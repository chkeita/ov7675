==> flow/design.v <==
module i2c #(
	parameter integer PRESCALER = 10, 
	parameter integer BYTES_W  = 3,   
	parameter integer BYTES_R  = 2    
)
(
	input  wire clk,
	input  wire rst,
	inout  wire SDA,
	output wire SCL,
	input  wire [BYTES_W-1:0][7:0] din,   
	input  wire [7:0]              ain,   
	input  wire                    opcode,  
	input  wire                    ptr_set,  
	input  wire                    vin,
	output wire [BYTES_R-1:0][7:0] dout,
	output wire                    vout,
	output wire                    busy
);
parameter integer PRESCALER_HALF = integer'(PRESCALER/2);
typedef enum logic [2:0] {
	IDLE_S,
	START_S,
	TX_S,
	ACK_S_S,
	ACK_M_S,
	RX_S,
	STOP_S
} FSM_t;
FSM_t FSM;
logic SCL_r;
logic SDA_r;
logic SDA_oe;
logic SCL_oe;
logic scl_pos;
logic scl_neg;
logic error;
logic [7:0] dts;
logic [7:0] rd;
logic [3:0] bit_ctr;
logic [3:0] byte_ctr;
logic [$clog2(PRESCALER)-1:0] ctr;
always @ (posedge clk) begin
	if (rst) ctr <= 0;
	else ctr <= (ctr == PRESCALER-1 || vin) ? 0 : ctr + 1;
end
assign scl_pos = (ctr == PRESCALER-1);
assign scl_neg = (ctr == PRESCALER_HALF-1);
always @ (posedge clk) begin
	if (rst) SCL_r <= 1;
	else begin
		if (ctr == PRESCALER-1 && FSM != START_S) SCL_r <= 1;
		if (ctr == PRESCALER_HALF-1) SCL_r <= 0;
	end
end
assign SCL = (SCL_oe) ? SCL_r : 1'bz; 
assign SDA = (SDA_oe) ? SDA_r : 1'bz;
assign busy = (FSM != IDLE_S);
always @ (posedge clk) begin
	if (rst) begin
		FSM      <= IDLE_S;
		dts      <= 0;
		vout     <= 0;
		dout     <= 0;
		rd       <= 0;
		bit_ctr  <= 0;
		byte_ctr <= 0;
		SDA_oe   <= 0;
		SDA_r    <= 0;
		SCL_oe   <= 0;
		error    <= 0;
	end
	else begin
		case (FSM)
			IDLE_S : begin
				SCL_oe   <= 0;
				SDA_oe   <= 0;
				byte_ctr <= 0;
				bit_ctr <= 0;
				if (vin) begin
					dts    <= {ain[6:0], opcode};
					FSM    <= START_S;
				end
			end
			START_S : begin
				if (scl_neg) begin
					SDA_oe <= 1;
					SDA_r  <= 0;
				end
				if (scl_pos) begin
					FSM    <= TX_S;
					SCL_oe <= 1;
				end
			end
			TX_S : begin
				if (scl_neg) begin
					dts[7:1] <= dts[6:0];
					SDA_r    <= dts[7];
					bit_ctr  <= bit_ctr + 1;
				end
				if (bit_ctr == 9) begin
					byte_ctr <= byte_ctr + 1;
					FSM      <= ACK_S_S;
					SDA_oe   <= 0;
				end
				else SDA_oe <= 1;
			end
			ACK_S_S : begin  
				bit_ctr <= (opcode) ? 0 : 1;
				if (scl_pos) begin 
					dts <= din[BYTES_W-byte_ctr];
				end
				if (scl_neg) begin
					SDA_r  <= (byte_ctr == BYTES_W + 1) ? 0 : dts[7];
					dts[7:1] <= dts[6:0];
					FSM    <= (opcode) ? RX_S : (byte_ctr == BYTES_W + 1 || (byte_ctr == 2 && ptr_set )) ? STOP_S : TX_S;
					SDA_oe <= (opcode) ? 0 : 1;
				end
			end
			RX_S : begin
				vout   <= 0;
				SDA_oe <= 0;
				if (scl_pos) begin
					rd[0]   <= SDA;
					rd[7:1] <= rd[6:0];
					bit_ctr <= bit_ctr + 1;
				end
				if (bit_ctr == 8 && scl_neg) begin
					SDA_oe           <= 1;
					SDA_r            <= (byte_ctr == BYTES_R) ? 1 : 0;
					FSM              <= ACK_M_S;
					dout[BYTES_R-byte_ctr] <= rd;
				end
			end
			ACK_M_S : begin 
				bit_ctr <= 0;
				if (scl_neg) begin
					if (byte_ctr == BYTES_R) vout <= 1;
					byte_ctr <= byte_ctr + 1;
					FSM <= (byte_ctr == BYTES_R) ? STOP_S : RX_S;
				end
			end
			STOP_S : begin
				vout <= 0;
				if (scl_neg) begin
					SCL_oe <= 0;
					SDA_r  <= 0;
					FSM <= IDLE_S;
				end
			end
		endcase
	end
end
endmodule
Reports on i2c
Tool output for the design above, in the order of the flow.
Lines are those of the file above, counted from 1.
Operators: Yosys type, input widths -> output width; for muxes data width and select width s.
{"block": "setup", "top_module": "i2c", "clock_port": "clk", "library": "sky130hd", "pvt_corner": "tt_025C_1v80"}

Elaborated design
Counts by Yosys on the flattened word-level netlist (proc, flatten, opt, wreduce; memories kept). Register bits leave out memories and registers merged into their read ports (data or address). Print and check cells are left out. Cells with the same type and inputs are merged into one.
{"block": "word_totals", "wordCells": 132, "out_inout_bits": 20, "ff_bits": 52}
{"block": "classes", "reduce_and_logical": 32, "mux": 47, "bitwise": 3, "add_sub_neg": 6, "n_shift": 3, "eq_ne": 27}
{"block": "ops", "cell": "$neg 32->33", "n": 1}
{"block": "ops", "cell": "$shift 8x33->16", "n": 1}
{"block": "ops", "cell": "$shift 8x33->16 const A", "n": 1}
{"block": "ops", "cell": "$mux 7", "n": 4}
{"block": "ops", "cell": "$mux 3", "n": 9}
{"block": "ops", "cell": "$ne 2x2->1 const B", "n": 12}
{"block": "ops", "cell": "$shiftx 24x8->8", "n": 1}
{"block": "ops", "cell": "$pmux 7 s3", "n": 1}
{"block": "ops", "cell": "$pmux 3 s7", "n": 1}
{"block": "ops", "cell": "$mux 1", "n": 20}
{"block": "ops", "cell": "$reduce_and 3->1", "n": 6}
{"block": "ops", "cell": "$and 16x16->16", "n": 1}
{"block": "ops", "cell": "$or 16x16->16", "n": 1}
{"block": "ops", "cell": "$not 16->16", "n": 1}
{"block": "ops", "cell": "$pmux 4 s4", "n": 1}
{"block": "ops", "cell": "$mux 4", "n": 4}
{"block": "ops", "cell": "$reduce_bool 3->1", "n": 4}
{"block": "ops", "cell": "$add 4x1->4 const B", "n": 3}
{"block": "ops", "cell": "$eq 4x4->1 const B", "n": 3}
{"block": "ops", "cell": "$pmux 4 s3", "n": 1}
{"block": "ops", "cell": "$sub 2x4->5 const A", "n": 2}
{"block": "ops", "cell": "$reduce_bool 5->1", "n": 2}
{"block": "ops", "cell": "$eq 3x3->1 const B", "n": 3}
{"block": "ops", "cell": "$reduce_or 2->1", "n": 4}
{"block": "ops", "cell": "$eq 4x3->1 const B", "n": 2}
{"block": "ops", "cell": "$reduce_and 8->1", "n": 1}
{"block": "ops", "cell": "$reduce_bool 7->1", "n": 1}
{"block": "ops", "cell": "$reduce_bool 2->1", "n": 3}
Not listed: further kinds 18, cells in them 24.

Longest topological paths
Depth = most cells in a row (Yosys ltp): at word level without a register or memory, in the mapped netlist without a sequential cell, where the memories' decode and read muxes count.
{"block": "depth", "word_depth": 7, "abc_area": 0, "depth_mapped": 14, "depth_no_buf": 11}

Mapped cells and area
Source: synth_stat.txt of the flow (Yosys; design flattened, memories mapped). It holds for the ABC_AREA given above (unset counts as 0); a run with the other value may have another netlist.
Totals and module areas in this step are rounded.
{"block": "by_type", "cell": "sky130_fd_sc_hd__dfxtp_1", "n": 50}
{"block": "by_type", "cell": "sky130_fd_sc_hd__mux2i_1", "n": 24}
{"block": "by_type", "cell": "sky130_fd_sc_hd__ha_1", "n": 18}
{"block": "by_type", "cell": "sky130_fd_sc_hd__nor2_1", "n": 32}
{"block": "by_type", "cell": "sky130_fd_sc_hd__a21oi_1", "n": 22}
{"block": "by_type", "cell": "sky130_fd_sc_hd__o21ai_0", "n": 22}
{"block": "by_type", "cell": "sky130_fd_sc_hd__nand2_1", "n": 26}
{"block": "by_type", "cell": "sky130_fd_sc_hd__nand3_1", "n": 18}
{"block": "by_type", "cell": "sky130_fd_sc_hd__a22oi_1", "n": 9}
{"block": "by_type", "cell": "sky130_fd_sc_hd__a311oi_1", "n": 7}
{"block": "by_type", "cell": "sky130_fd_sc_hd__xnor2_1", "n": 7}
{"block": "by_type", "cell": "sky130_fd_sc_hd__nand2b_1", "n": 9}
{"block": "by_type", "cell": "sky130_fd_sc_hd__clkbuf_1", "n": 14}
{"block": "by_type", "cell": "sky130_fd_sc_hd__nor2b_1", "n": 8}
{"block": "by_type", "cell": "sky130_fd_sc_hd__inv_1", "n": 12}
{"block": "by_type", "cell": "sky130_fd_sc_hd__nor3_1", "n": 8}
{"block": "by_type", "cell": "sky130_fd_sc_hd__a211oi_1", "n": 5}
{"block": "by_type", "cell": "sky130_fd_sc_hd__nand4b_1", "n": 4}
Not listed: further types 41, cells in them 67.
{"block": "mapped", "n_buf": 23, "ffs": 50, "mapped_cells": 362, "synth_area_um2": 3040}

Timing after synthesis
Source: OpenSTA report_checks on the synthesized netlist (no wires, ideal clock, input and output delay 20% of the period each), path of least setup slack; recovery checks are left aside. Register names are those of the netlist, which keeps one name where synthesis merged equal registers.
{"block": "synth_path", "path_kind": "register -> register", "from": "reg byte_ctr[0]", "to": "reg dout", "path_delay_ps": 3451, "arrival_time_ps": 3380, "tclk_ps": 3900, "t_first_pin_ps": 0, "setup_slack_ps": 449, "required_time_ps": 3829, "setup_ps": 71, "path_stages": 14, "period_less_setup_slack_ps": 3451}
"path_delay_ps" is the arrival time less input delay plus setup time.
"path_stages" counts driving pins, that of a launching flip-flop among them; a cell with two outputs on the path counts twice.
"period_less_setup_slack_ps" = period - worst setup slack (recovery checks aside). The figure is calculated, with input and output delays left at 20% of the set period.
Where an end lacks its bit number, it is one bit of the signal, or one of the new flip-flops if synthesis recoded a state register.
Between the ends stands the longest chain of elaborated cells between them, by number of cells; it is not shown to be the way that was timed. Of several equally long chains one is given.
Each line given opens the expression or statement behind the cell; cells for indexed reads and writes are added by Yosys, which also makes memories of some case tables.
A register here has more assigning lines than the two given.
{"block": "synth_between", "cell_sequence": "sky130_fd_sc_hd__dfxtp_1 -> sky130_fd_sc_hd__buf_4 -> sky130_fd_sc_hd__clkbuf_1 -> sky130_fd_sc_hd__inv_1 -> sky130_fd_sc_hd__ha_1 -> sky130_fd_sc_hd__nand2b_4 -> sky130_fd_sc_hd__nand4b_1 -> sky130_fd_sc_hd__ha_1 -> sky130_fd_sc_hd__or4b_2 -> sky130_fd_sc_hd__nor3_1 -> sky130_fd_sc_hd__and3_1 -> sky130_fd_sc_hd__clkbuf_1 -> sky130_fd_sc_hd__nand3_1 -> sky130_fd_sc_hd__a21oi_1", "elab_chain_len": 6, "cone_cells": 7, "classes_between": "2 x add/sub; 2 x shift; 3 x logic"}
{"block": "synth_lines", "element": "start, declared", "line": 41, "rtl": "logic [3:0] byte_ctr;"}
{"block": "synth_lines", "element": "start, assigned", "line": 102, "rtl": "byte_ctr <= byte_ctr + 1;"}
{"block": "synth_lines", "element": "start, assigned", "line": 139, "rtl": "byte_ctr <= byte_ctr + 1;"}
{"block": "synth_lines", "element": "$sub 2x4->5", "line": 132, "rtl": "dout[BYTES_R-byte_ctr] <= rd;"}
{"block": "synth_lines", "element": "$neg 32->33", "line": 132}
{"block": "synth_lines", "element": "$shift 8x33->16", "line": 132}
{"block": "synth_lines", "element": "$not 16->16", "line": 132}
{"block": "synth_lines", "element": "$and 16x16->16", "line": 132}
{"block": "synth_lines", "element": "$or 16x16->16", "line": 132}
{"block": "synth_lines", "element": "end, assigned", "line": 64, "rtl": "dout <= 0;"}
{"block": "synth_lines", "element": "end, assigned", "line": 132}
{"block": "synth_lines", "element": "end, declared", "line": 16, "rtl": "output wire [BYTES_R-1:0][7:0] dout,"}

Worst path after layout
From the final timing report of flow run 1: the path of least setup slack in the routed layout; clock arrival at registers is part of the times.
The path's times are printed in steps of 10 ps; the period is the one set.
{"block": "layout_path", "path_kind": "register -> register", "from": "reg byte_ctr[2]", "to": "reg dout", "path_stages": 12, "tclk_ps": 3050, "arrival_time_ps": 3070, "t_first_pin_ps": 310, "setup_slack_ps": 170, "required_time_ps": 3240, "setup_ps": 110}
Where an end lacks its bit number, it is one bit of the signal, or one of the new flip-flops if synthesis recoded a state register.
Between the ends stands the longest chain of elaborated cells between them, by number of cells; it is not shown to be the way that was timed. Of several equally long chains one is given.
A register here has more assigning lines than the two given.
{"block": "layout_between", "cell_sequence": "sky130_fd_sc_hd__dfxtp_1 -> sky130_fd_sc_hd__clkinv_1 -> sky130_fd_sc_hd__ha_1 -> sky130_fd_sc_hd__nor2b_2 -> sky130_fd_sc_hd__buf_4 -> sky130_fd_sc_hd__ha_1 -> sky130_fd_sc_hd__or4b_2 -> sky130_fd_sc_hd__nor3_4 -> sky130_fd_sc_hd__nand4_1 -> sky130_fd_sc_hd__buf_4 -> sky130_fd_sc_hd__o21ai_0 -> sky130_fd_sc_hd__a21oi_1", "elab_chain_len": 6, "cone_cells": 7, "classes_between": "2 x add/sub; 2 x shift; 3 x logic"}
{"block": "layout_lines", "element": "start, declared", "line": 41, "rtl": "logic [3:0] byte_ctr;"}
{"block": "layout_lines", "element": "start, assigned", "line": 102, "rtl": "byte_ctr <= byte_ctr + 1;"}
{"block": "layout_lines", "element": "start, assigned", "line": 139, "rtl": "byte_ctr <= byte_ctr + 1;"}
{"block": "layout_lines", "element": "$sub 2x4->5", "line": 132, "rtl": "dout[BYTES_R-byte_ctr] <= rd;"}
{"block": "layout_lines", "element": "$neg 32->33", "line": 132}
{"block": "layout_lines", "element": "$shift 8x33->16", "line": 132}
{"block": "layout_lines", "element": "$not 16->16", "line": 132}
{"block": "layout_lines", "element": "$and 16x16->16", "line": 132}
{"block": "layout_lines", "element": "$or 16x16->16", "line": 132}
{"block": "layout_lines", "element": "end, assigned", "line": 64, "rtl": "dout <= 0;"}
{"block": "layout_lines", "element": "end, assigned", "line": 132}
{"block": "layout_lines", "element": "end, declared", "line": 16, "rtl": "output wire [BYTES_R-1:0][7:0] dout,"}

Wiki page: i2c / flow data

Below are 2 stored runs of the flow (Yosys, OpenROAD; platform sky130hd) on i2c, each with its settings and what was measured, unordered. Constraints: input delay and output delay 20% of the set period each, output load 0.01 pF.
The measured numbers are rounded.

Flow run 1
==> flow/run.sh <==
#!/bin/bash
# the make line also repeats the synthesis and layout settings of config.mk as NAME=value (left out here)
make -C /OpenROAD-flow-scripts/flow DESIGN_CONFIG=/design/flow/config.mk WORK_HOME=/design/flow/orfs CLKGATE_MAP_FILE= finish
==> flow/config.mk <==
export PLATFORM = sky130hd
export DESIGN_NAME = i2c
export DESIGN_NICKNAME = i2c
export VERILOG_FILES = /design/flow/design.v
export SDC_FILE = /design/flow/constraint.sdc
export NUM_CORES = 4
export LEC_CHECK = 0
export CAP_MARGIN = 35
export CORE_ASPECT_RATIO = 1.07
export CORE_MARGIN = 5
export CORE_UTILIZATION = 39
export GPL_ROUTABILITY_DRIVEN = 0
export GPL_TIMING_DRIVEN = 1
export MIN_ROUTING_LAYER = met1
export PLACE_DENSITY_LB_ADDON = 0.02
export SLEW_MARGIN = 20
==> flow/constraint.sdc <==
create_clock -name core_clock -period 3.05 [get_ports {clk}]
set_input_delay 0.6100 -clock core_clock [delete_from_list [all_inputs] [get_ports {clk}]]
set_output_delay 0.6100 -clock core_clock [all_outputs]
set_load 0.01 [all_outputs]

==> results of flow run 1, as JSON <==
{
  "synthArea_um2": 3040,
  "design_die_area_um2": 9670,
  "layout_utilization_frac": 0.523,
  "worst_setup_slack_ps": 172,
  "tns_ps": 0
}

Flow run 2
==> flow/run.sh <==
#!/bin/bash
# the make line also repeats the synthesis and layout settings of config.mk as NAME=value (left out here)
make -C /OpenROAD-flow-scripts/flow DESIGN_CONFIG=/design/flow/config.mk WORK_HOME=/design/flow/orfs CLKGATE_MAP_FILE= finish
==> flow/config.mk <==
export PLATFORM = sky130hd
export DESIGN_NAME = i2c
export DESIGN_NICKNAME = i2c
export VERILOG_FILES = /design/flow/design.v
export SDC_FILE = /design/flow/constraint.sdc
export NUM_CORES = 4
export LEC_CHECK = 0
export ABC_AREA = 1
export CAP_MARGIN = 20
export CELL_PAD_IN_SITES_DETAIL_PLACEMENT = 0
export CORE_MARGIN = 9
export CORE_UTILIZATION = 57
export CTS_CLUSTER_DIAMETER = 273
export GPL_ROUTABILITY_DRIVEN = 0
export MAX_ROUTING_LAYER = met4
export PLACE_DENSITY = 0.88
export SETUP_SLACK_MARGIN = 1.39
export SLEW_MARGIN = 15
==> flow/constraint.sdc <==
create_clock -name core_clock -period 6.73 [get_ports {clk}]
set_input_delay 1.3460 -clock core_clock [delete_from_list [all_inputs] [get_ports {clk}]]
set_output_delay 1.3460 -clock core_clock [all_outputs]
set_load 0.01 [all_outputs]

==> results of flow run 2, as JSON <==
{
  "synthArea_um2": 3150,
  "design_die_area_um2": 8530,
  "layout_utilization_frac": 0.729,
  "worst_setup_slack_ps": 3110,
  "tns_ps": 0
}
